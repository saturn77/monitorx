==> flow/design.v <==
module pwm_gen  #(parameter MODULO = 10000)
(
 input  logic       CLK,          
 input  logic       RST,          
 input  logic       i_PWM_TIC,    
 input  logic[15:0] i_MIN_DUTY,   
 input  logic[15:0] i_MAX_DUTY,   
 input  logic[15:0] i_DUTY,       
 input  logic       i_START,      
 output logic       o_PWM         
); 
logic [31:0] count = 0; 
logic [31:0] duty_cycle = 0; 
always_ff@(posedge CLK) begin 
if (RST || i_START) begin
    duty_cycle  <= i_DUTY;
    count       <= 0; 
	o_PWM       <= 1'b0; 
	end 
else if ( duty_cycle == 0 ) begin 
    o_PWM <= 1'b0; 
	 end 
else if ( duty_cycle == MODULO) begin 
    o_PWM <= 1'b1;
	 end 
else if ( duty_cycle < i_MIN_DUTY) begin 
	o_PWM <= 1'b0;
	end 
else if (  count < duty_cycle ) begin 
        o_PWM <= 1'b1; 
		if (i_PWM_TIC)
	    count <= count + 1;  
		end 
else begin 
		o_PWM <= 1'b0; 
	end
end  
endmodule 
== Reports on pwm_gen ==
What the tools print for pwm_gen, step after step.
Line numbers count from 1 in the design file above.
Operators carry their Yosys type and port widths (W data, S select, Z words).
Cell names lack the library's common part.
The mark n/a stands for no value.
Inputs
  top module: pwm_gen
  clock port: CLK
  cell library: sky130hd
  library corner: tt_025C_1v80

== After elaboration ==
Counts by Yosys on the flattened word-level netlist (proc, flatten, opt, wreduce; memories kept). Register bits leave out memories and registers merged into their read ports (data or address); mux counts leave out enables and synchronous resets folded into registers. Print and check cells are left out. Cells with the same type and inputs are merged into one.
Cells by class
  $add $sub $neg: 1
  $lt $le $gt $ge: 2
  equality and inequality tests: 1
  muxes and demuxes: 3
  bitwise gates (word level): 3
  reductions and logical operators: 4
Operator list (count)
  $add A32 B1 Y32 const B: 1
  $lt A32 B16 Y1: 1
  $logic_not A32 Y1: 1
  $eq A16 B14 Y1 const B: 1
  $lt A16 B16 Y1: 1
  $reduce_and A5 Y1: 1
  $not A1 Y1: 3
  $mux W1: 3
  $reduce_or A2 Y1: 1
  $logic_or A1 B1 Y1: 1
Bit counts
  bits in registers: 49
  cells after elaboration: 17

== Logic depth ==
Depth = most cells in a row (Yosys ltp): at word level without a register or memory, in the mapped netlist without a sequential cell, where the memories' decode and read muxes count.
Logic depth
  depth in word-level cells: 4
  ABC_AREA: 0
  gate-level depth with buffers: 10

== Mapped cells and area ==
Yosys stat after the flow's synthesis: flattened, memories mapped to cells. It holds for the ABC_AREA given above (unset counts as 0); a run with the other value may have another netlist.
Mapped netlist
  cells in the netlist: 281
  mapped area: 2671.3 um^2
  sequential area: 1141.1 um^2
  flip-flop cells: 49
Cells by type (count)
  dfxtp_1: 33
  edfxtp_1: 16
  ha_1: 31
  inv_1: 34
  a21oi_1: 19
  and2_1: 15
  nor4_1: 12
  nand2_1: 19
  mux2i_1: 7
  o31ai_1: 8
  or4_1: 7
  nand3_1: 9
  or3_1: 7
  and3_1: 6
  a211o_1: 4
  nand4_1: 5
  o21a_1: 4
  and4_1: 3
Other cell types: 20; their cells: 42.

== Timing after synthesis ==
OpenSTA on the mapped netlist: ideal clock, no wires. The path of least setup slack (recovery checks aside). Input and output delay are each 20% of the period. Register names are those of the netlist, which keeps one name where synthesis merged equal registers.
Timing path post-synthesis
  path type: reg-to-reg
  start point: register duty_cycle[2]
  end point: register count[6]
  clock period: 2.69 ns
  setup time: 0.164 ns
  launch time at the first pin: 0.000 ns
  arrival time: 2.133 ns
  required time: 2.526 ns
  slack: 0.393 ns
  delay of the path: 2.297 ns
  stages on the path: 11
  period reached after synthesis: 2.297 ns
"delay of the path" is the arrival time less input delay plus setup time.
"stages on the path": output pins that drive a net of the path, with the launching flip-flop's if there is one; two outputs of one cell count as two.
"period reached after synthesis" = period - worst setup slack (recovery checks aside). The figure is calculated, with input and output delays left at 20% of the set period.
The rows between start and end are the longest chain of elaborated cells between them; the timing report does not say that the signal goes this way. Where chains are equally long, one stands for them.
Each line given opens the expression or statement behind the cell; cells for indexed reads and writes are added by Yosys, which also makes memories of some case tables.
On the way, post-synthesis
  path through: edfxtp_1 -> inv_1 -> ha_1 -> a211o_1 -> a31oi_1 -> o31ai_1 -> a211o_1 -> buf_6 -> buf_2 -> o41ai_1 -> a21oi_1
  cells in the longest elaborated chain: 3
  elaborated cells on any way between the ends: 8
Ends and longest elaborated chain, post-synthesis
  from (decl): RTL line 13  | logic [31:0] duty_cycle = 0;
  from (assign): RTL line 16  | duty_cycle  <= i_DUTY;
  $lt A16 B16 Y1: RTL line 26  | else if ( duty_cycle < i_MIN_DUTY) begin
  $not A1 Y1
  $reduce_and A5 Y1
  to (assign): RTL line 17  | count       <= 0;
  to (assign): RTL line 32  | count <= count + 1;
  to (decl): RTL line 12  | logic [31:0] count = 0;

== Path in the finished layout ==
Path of least setup slack in the final report of entry B (OpenROAD, finished layout, wires in). Where an end is a register, its clock arrival counts in the times.
Timing path post-layout
  path type: reg-to-reg
  start point: register duty_cycle[2]
  end point: register count[6]
  clock period: 3.12 ns
  setup time: 0.07 ns
  launch time at the first pin: 0.29 ns
  arrival time: 2.87 ns
  required time: 3.34 ns
  slack: 0.47 ns
  stages on the path: 9
The rows between start and end are the longest chain of elaborated cells between them; the timing report does not say that the signal goes this way. Where chains are equally long, one stands for them.
On the way, post-layout
  path through: edfxtp_1 -> inv_1 -> ha_1 -> a211o_1 -> a31oi_1 -> o31ai_1 -> a211o_1 -> or4b_1 -> a21oi_1
  cells in the longest elaborated chain: 3
  elaborated cells on any way between the ends: 8
Ends and longest elaborated chain, post-layout
  from (decl): RTL line 13  | logic [31:0] duty_cycle = 0;
  from (assign): RTL line 16  | duty_cycle  <= i_DUTY;
  $lt A16 B16 Y1: RTL line 26  | else if ( duty_cycle < i_MIN_DUTY) begin
  $not A1 Y1
  $reduce_and A5 Y1
  to (assign): RTL line 17  | count       <= 0;
  to (assign): RTL line 32  | count <= count + 1;
  to (decl): RTL line 12  | logic [31:0] count = 0;

Memo
Re: implementation data of pwm_gen

Design pwm_gen on sky130hd. What follows are 2 stored runs of the flow, each under its own settings; their order means nothing. The constraints put input and output delay at 20% of the set period each and load the outputs with 0.01 pF.
"achieved clock period (ns)": clock period set for the run, less the worst setup slack. It is reckoned from that one timing run; input and output delays stay at 20% of the period that was set.
By "worst setup path time (ns)" is meant the share of the clock period that the worst setup path is allowed (20% is reserved at inputs, 20% at outputs), minus its slack. Clock arrival times at its registers enter into it.
"finish__power__total": no workload was simulated; the value follows from the tool's default switching activity.

Flow files of entry A
==> flow/run.sh <==
#!/bin/bash
# the make line also repeats the synthesis and layout settings of config.mk as NAME=value (left out here)
make -C /OpenROAD-flow-scripts/flow DESIGN_CONFIG=/design/flow/config.mk WORK_HOME=/design/flow/orfs CLKGATE_MAP_FILE= finish
==> flow/config.mk <==
export PLATFORM = sky130hd
export DESIGN_NAME = pwm_gen
export DESIGN_NICKNAME = pwm_gen
export VERILOG_FILES = /design/flow/design.v
export SDC_FILE = /design/flow/constraint.sdc
export NUM_CORES = 4
export LEC_CHECK = 0
export ABC_AREA = 1
export CAP_MARGIN = 15
export CELL_PAD_IN_SITES_GLOBAL_PLACEMENT = 2
export CORE_MARGIN = 2
export CORE_UTILIZATION = 65
export CTS_CLUSTER_SIZE = 52
export GPL_TIMING_DRIVEN = 1
export HOLD_SLACK_MARGIN = -0.08
export MIN_ROUTING_LAYER = met1
export PLACE_DENSITY_LB_ADDON = 0.28
export SETUP_SLACK_MARGIN = 0.37
export SLEW_MARGIN = 20
==> flow/constraint.sdc <==
create_clock -name core_clock -period 1.66 [get_ports {CLK}]
set_input_delay 0.3320 -clock core_clock [delete_from_list [all_inputs] [get_ports {CLK}]]
set_output_delay 0.3320 -clock core_clock [all_outputs]
set_load 0.01 [all_outputs]

report of entry A: did not finish, place, FLW-0024

Flow files of entry B
==> flow/run.sh <==
#!/bin/bash
# the make line also repeats the synthesis and layout settings of config.mk as NAME=value (left out here)
make -C /OpenROAD-flow-scripts/flow DESIGN_CONFIG=/design/flow/config.mk WORK_HOME=/design/flow/orfs CLKGATE_MAP_FILE= finish
==> flow/config.mk <==
export PLATFORM = sky130hd
export DESIGN_NAME = pwm_gen
export DESIGN_NICKNAME = pwm_gen
export VERILOG_FILES = /design/flow/design.v
export SDC_FILE = /design/flow/constraint.sdc
export NUM_CORES = 4
export LEC_CHECK = 0
export CAP_MARGIN = 35
export CELL_PAD_IN_SITES_DETAIL_PLACEMENT = 1
export CORE_ASPECT_RATIO = 1.37
export CORE_MARGIN = 2
export CORE_UTILIZATION = 27
export GPL_TIMING_DRIVEN = 1
export MIN_ROUTING_LAYER = met1
export PLACE_DENSITY_LB_ADDON = 0.05
export SETUP_SLACK_MARGIN = 0.08
export SLEW_MARGIN = 30
export TNS_END_PERCENT = 50
==> flow/constraint.sdc <==
create_clock -name core_clock -period 3.12 [get_ports {CLK}]
set_input_delay 0.6240 -clock core_clock [delete_from_list [all_inputs] [get_ports {CLK}]]
set_output_delay 0.6240 -clock core_clock [all_outputs]
set_load 0.01 [all_outputs]

report of entry B
yosys chip area after synthesis (um^2): 2671.3
finish__design__die__area: 10715.4
finish__design__instance__area__stdcell: 3342.0
finish__design__instance__utilization: 0.3456
finish__timing__setup__ws: 0.473
finish__timing__setup__tns: 0.000
finish__timing__hold__ws: 0.461
finish__power__total: 1.461e-03
achieved clock period (ns): 2.647
worst setup path time (ns): 2.65
worst setup path kind: reg-to-reg
