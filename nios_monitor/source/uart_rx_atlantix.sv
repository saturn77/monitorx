==> flow/design.v <==
module uart_rx_atlantix #(
parameter  MCLKS_SKEW    = 217,
parameter  MCLKS_PER_BIT = 434) 
(
input  logic        MCLK,
input  logic        HRST,
input  logic        i_RXD,
output logic [7:0]  o_DATA,
output logic        o_DONE
);
localparam MODULO        = 100; 
typedef enum logic[3:0] {IDLE  = 4'b0001,
                         SHIFT = 4'b0010,
					     LOAD  = 4'b0100,
					     DONE  = 4'b1000} state_t;
state_t state; 
logic[2:0]  regD;              
logic       rx_start;          
logic       TransferDone;      
logic[7:0]  bitCount;          
logic[11:0] sampleCount;
logic       sampleDone; 
logic       registerData;      
logic       shiftEnable;       
logic       rx_shift;          
logic       rx_load;           
logic       rx_done;           
logic       rx_idle;           
logic[10:0] shiftReg; 
SHIFT_REG_MODULE #(.BITS(11))
uSHIFT_REG
(
.MCLK(MCLK),
.HRST(HRST),
.ENABLE(shiftEnable),
.shiftReg(shiftReg),
.regD(regD)
);
bCOUNTER  #(.BITS_TO_RECEIVE(10))
uBIT_COUNTER
(
.MCLK(MCLK),           
.HRST(HRST),           
.ENABLE(rx_shift),     
.SAMPLE(sampleDone),   
.BitCount(bitCount)    
); 
always_ff@(posedge MCLK) begin :  pSampleCnt 
    if (HRST || rx_idle) begin 
        sampleCount     <= MCLKS_SKEW;
        sampleDone  <= 1'b0;
		end 	
    else if (rx_shift) begin 
            if (sampleCount > 0) begin 
                sampleCount <= sampleCount - 1;
                sampleDone  <= 1'b0;
				end 
            else begin 
                sampleCount <= MCLKS_PER_BIT;
                sampleDone  <= 1'b1;
                end 
			end 
    end 
logic rstSampleCnt;
always_comb begin 
    rstSampleCnt <= (rx_idle || HRST) ? 1'b1 : 1'b0;
	end 
  always_ff@(posedge MCLK) begin : pFilter
  if (HRST) begin
      regD     <= 0;
	  rx_start <= 0;
	  end
  else begin 
	  regD     <= {regD[1:0], i_RXD};
      rx_start <= regD[2] && (!regD[1]);
	  end
  end
always_ff@(posedge MCLK) begin : pMain 
if (HRST) 
   state <= IDLE;
else 
    case(state) 
	IDLE : begin
	       if (rx_start) 
	           state <= SHIFT;
		   else 
		       state <= IDLE;
		   end 
    SHIFT : begin 
	        if (TransferDone) 
			    state <= LOAD;
		    else 
			    state <= SHIFT;
		    end 
	LOAD  : begin 
	        state <= DONE;
			end 
	DONE  : begin 
	        state <= IDLE;
			end 
	endcase
end
always_comb begin 
    registerData  <= (bitCount == 1 && sampleCount == MCLKS_SKEW)? 1'b1 : 1'b0;
    TransferDone  <= (bitCount == 0 )? 1'b1 : 1'b0 ; 
	shiftEnable   <= (state == IDLE && rx_start) || sampleDone; 
	rx_shift      <= (state == SHIFT) ? 1'b1 : 1'b0;
	rx_load       <= (state == LOAD)  ? 1'b1 : 1'b0;
	rx_done       <= (state == DONE)  ? 1'b1 : 1'b0;
	rx_idle       <= (state == IDLE)  ? 1'b1 : 1'b0; 
end 
logic o_DONEx; 
always_ff@(posedge MCLK) begin 
if (HRST) begin  
   o_DATA <= 0; 
   o_DONEx <= 1'b0;
   end 
else if (registerData) begin 
   o_DATA <= shiftReg[10:3]; 
   o_DONEx <= 1'b1;
   end 
   else begin 
   o_DONEx <= 1'b0;
   end 
end 
always_ff@(posedge MCLK) begin 
	o_DONE <= o_DONEx; 
	end 
endmodule 
module bCOUNTER
#(parameter BITS_TO_RECEIVE = 10)
(
input  logic      MCLK,           
input  logic      HRST,           
input  logic      ENABLE,         
input  logic      SAMPLE,         
output logic[7:0] BitCount        
);   
always_ff@(posedge MCLK) begin : pMain 
if (HRST) begin 
    BitCount <= BITS_TO_RECEIVE;
	end 
else if (ENABLE) begin 
    if (SAMPLE) 
	    BitCount <= BitCount - 1;
	end 
else 
	 BitCount <= BITS_TO_RECEIVE;
end : pMain 
endmodule 
module downCounter#(
parameter INITIAL   = 43,
parameter MODULO    = 100)
(
input  logic                     MCLK,           
input  logic                     HRST,           
input  logic                     i_ENABLE,       
input  logic                     i_RELOAD,       
output logic[11:0]               o_COUNT,        
output logic                     o_ZERO_FLAG     
);
always_ff@(posedge MCLK) begin :  pMain 
    if (HRST) begin 
        o_COUNT      <= INITIAL;
        o_ZERO_FLAG  <= 1'b0;
		end 
    else if (i_ENABLE) begin 
            if (o_COUNT > 0) begin 
                o_COUNT      <= o_COUNT - 1;
                o_ZERO_FLAG  <= 1'b0;
				end 
            else begin 
                o_COUNT      <= MODULO;
                o_ZERO_FLAG  <= 1'b1;
                end 
			end 
	else if (i_RELOAD) begin 
	    o_COUNT     <= MODULO;
		o_ZERO_FLAG <= 1'b0;
		end 
    end 
endmodule
module SHIFT_REG_MODULE#(
parameter BITS = 10)
(
input  logic           MCLK,
input  logic           HRST,
input  logic           ENABLE,
output logic[BITS-1:0] shiftReg,
input  logic[2:0]      regD
);
always_ff@(posedge MCLK) begin
if (HRST) 
   shiftReg <= 0;
else if (ENABLE) 
   shiftReg <= {(regD[2] && regD[1]), shiftReg[$left(shiftReg):1]}; 
end 
endmodule  
==> Step by step through the tools: downCounter <==
Tool output for the design above, in the order of the flow.
Line numbers count from 1 in the design file above.
Operators carry their Yosys type and port widths (W data, S select, Z words).
Library cell names are shortened.
{ "design": {"top": "downCounter", "clock_port": "MCLK", "cell_library": "sky130hd", "lib_corner": "tt_025C_1v80"} }

==> After elaboration <==
Yosys after proc, flatten, opt, wreduce and memory -nomap, before mapping. Memory bits, and registers merged into a memory's read port (data or address), are not among the register bits. Print and check cells are not counted. Equal cells are merged and count once.
{ "op_classes": {"n_reduce_logical": 1, "add_sub_neg": 1, "mux": 6, "compare": 1} }
{ "ops": {"columns": ["operator", "n"], "rows": [
  ["$mux W12", 3],
  ["$sub A12 B1 Y12 const B", 1],
  ["$gt A12 B1 Y1 const B", 1],
  ["$mux W1", 3],
  ["$reduce_bool A2 Y1", 1]
]} }
{ "word_totals": {"inputBits": 4, "output_inout_bits": 13, "elab_cells": 11, "regBits": 13} }

==> Longest topological paths <==
Depth = most cells in a row (Yosys ltp): at word level without a register or memory, in the mapped netlist without a sequential cell, where the memories' decode and read muxes count.
{ "depth": {"depth_word": 3, "abc_area": 0, "mapped_depth": 7, "mapped_depth_nobuf": 6} }

==> Mapped cells and area <==
Source: synth_stat.txt of the flow (Yosys; design flattened, memories mapped). It holds for the ABC_AREA given above (unset counts as 0); a run with the other value may have another netlist.
{ "types": {"columns": ["type", "n"], "rows": [
  ["dfxtp_1", 13],
  ["a21oi_1", 14],
  ["inv_1", 8],
  ["ha_1", 2],
  ["nor3_1", 5],
  ["or3_1", 4],
  ["nand3b_1", 3],
  ["or4_1", 3],
  ["o311a_4", 1],
  ["a211o_1", 2],
  ["nand3_1", 3],
  ["nor2_1", 4],
  ["o21ai_1", 3],
  ["o31ai_1", 2],
  ["or4b_4", 1],
  ["nor4_1", 2],
  ["o22ai_1", 2],
  ["o31ai_2", 1]
]} }
Other cell types: 12; their cells: 14.
{ "synth_totals": {"mapped_area_mm2": 0.0007244, "stdcells": 87, "flip_flops": 13, "sequential_area_mm2": 0.0002602, "n_buf": 4} }

==> Timing after synthesis <==
OpenSTA on the mapped netlist: ideal clock, no wires. The path of least setup slack (recovery checks aside). Input and output delay are each 20% of the period. Register names are those of the netlist, which keeps one name where synthesis merged equal registers.
{ "synth_path": {"path_kind": "register to register", "start": "reg o_COUNT[0]", "end": "reg o_COUNT[7]", "path_buffers": 1, "path_delay_ns": 1.871, "setup_ns": 0.129, "required_time_ns": 1.831, "arrival_time_ns": 1.742, "tclk_ns": 1.96, "path_slack_ns": 0.090, "driving_pins": 8, "launch_ns": 0.000, "period_less_setup_slack_ns": 1.87} }
"path_delay_ns" is the arrival time less input delay plus setup time.
"driving_pins": output pins that drive a net of the path, with the launching flip-flop's if there is one; two outputs of one cell count as two.
"period_less_setup_slack_ns" = period - worst setup slack (recovery checks aside). The figure is calculated, with input and output delays left at 20% of the set period.
Between the ends stands the longest chain of elaborated cells between them, by number of cells; it is not shown to be the way that was timed. Of several equally long chains one is given.
Each line given opens the expression or statement behind the cell; cells for indexed reads and writes are added by Yosys, which also makes memories of some case tables.
A register here has more assigning lines than the two given.
{ "synth_between": {"path_cell_list": "dfxtp_1 -> inv_1 -> ha_1 -> or4b_4 -> o311a_4 -> buf_6 -> a21oi_1 -> a21oi_1", "elab_chain_cells": 3, "cells_between": 4, "cone_classes": "add/sub (1); compare (1); mux (2)"} }
{ "synth_lines": {"columns": ["element", "line", "source"], "rows": [
  ["start, declared", 159, "output logic[11:0]               o_COUNT,"],
  ["start, assigned", 164, "o_COUNT      <= INITIAL;"],
  ["start, assigned", 169, "o_COUNT      <= o_COUNT - 1;"],
  ["$sub A12 B1 Y12", 169, null],
  ["$mux W12", 168, "if (o_COUNT > 0) begin"],
  ["$mux W12", 167, "else if (i_ENABLE) begin"],
  ["end, assigned", 164, null],
  ["end, assigned", 169, null],
  ["end, declared", 159, null]
]} }

==> Path in the finished layout <==
Path of least setup slack in the final report of entry A (OpenROAD, finished layout, wires in). Where an end is a register, its clock arrival counts in the times.
{ "layout_path": {"path_kind": "register to register", "start": "reg o_COUNT[1]", "end": "reg o_COUNT[3]", "arrival_time_ns": 1.98, "path_slack_ns": 0.40, "tclk_ns": 2.21, "setup_ns": 0.11, "path_buffers": 0, "driving_pins": 7, "launch_ns": 0.28, "required_time_ns": 2.38} }
Between the ends stands the longest chain of elaborated cells between them, by number of cells; it is not shown to be the way that was timed. Of several equally long chains one is given.
A register here has more assigning lines than the two given.
{ "layout_between": {"path_cell_list": "dfxtp_4 -> inv_4 -> ha_4 -> or4b_4 -> o31ai_4 -> a21oi_1 -> a211o_1", "elab_chain_cells": 3, "cells_between": 4, "cone_classes": "add/sub (1); compare (1); mux (2)"} }
{ "layout_lines": {"columns": ["element", "line", "source"], "rows": [
  ["start, declared", 159, "output logic[11:0]               o_COUNT,"],
  ["start, assigned", 164, "o_COUNT      <= INITIAL;"],
  ["start, assigned", 169, "o_COUNT      <= o_COUNT - 1;"],
  ["$sub A12 B1 Y12", 169, null],
  ["$mux W12", 168, "if (o_COUNT > 0) begin"],
  ["$mux W12", 167, "else if (i_ENABLE) begin"],
  ["end, assigned", 164, null],
  ["end, assigned", 169, null],
  ["end, declared", 159, null]
]} }

Data sheet: physical implementation of downCounter

Flow measurements of downCounter on sky130hd: 2 stored runs with different settings, listed in no order. Input and output delays are each 20% of the period that was set; the output load is 0.01 pF.
"clock_period_reached_ns" means the clock period less the worst setup slack. The figure is calculated, with input and output delays left at 20% of the set period.
"critical_path_time_ns" is the time allowed to the run's worst setup path (the clock period less input and output delay, where it has them) less its slack. Clock arrival times count: a late capture clock shortens it, a late launch clock lengthens it.
By "power_uw" is meant OpenSTA's value without simulated activity: inputs other than the clock are taken to toggle once in ten clock periods, and the tool carries that through the logic.
[
  {
    "run": "entry A",
    "settings": { "period_ns": 2.21, "SETUP_SLACK_MARGIN": 0.48, "CAP_MARGIN": 20, "CORE_MARGIN": 2, "CORE_UTILIZATION": 40, "SLEW_MARGIN": 20 },
    "results": { "setup_ws_ns": 0.403, "power_uw": 542.1, "final_stdcell_area_mm2": 0.0011724, "total_die_area_mm2": 0.0021674, "yosys_chip_area_mm2": 0.0007244, "clock_period_reached_ns": 1.807, "critical_path_time_ns": 1.81, "critical_path_type": "register to register" }
  },
  {
    "run": "entry B",
    "settings": { "period_ns": 1.57, "CORE_UTILIZATION": 53, "PLACE_DENSITY_LB_ADDON": 0.06, "CORE_ASPECT_RATIO": 0.72, "GPL_ROUTABILITY_DRIVEN": 0, "CAP_MARGIN": 30, "MIN_ROUTING_LAYER": "met2", "MAX_ROUTING_LAYER": "met4", "CORE_MARGIN": 2, "SLEW_MARGIN": 20 },
    "outcome": "no final report: routing broke off with GRT-0116"
  }
]
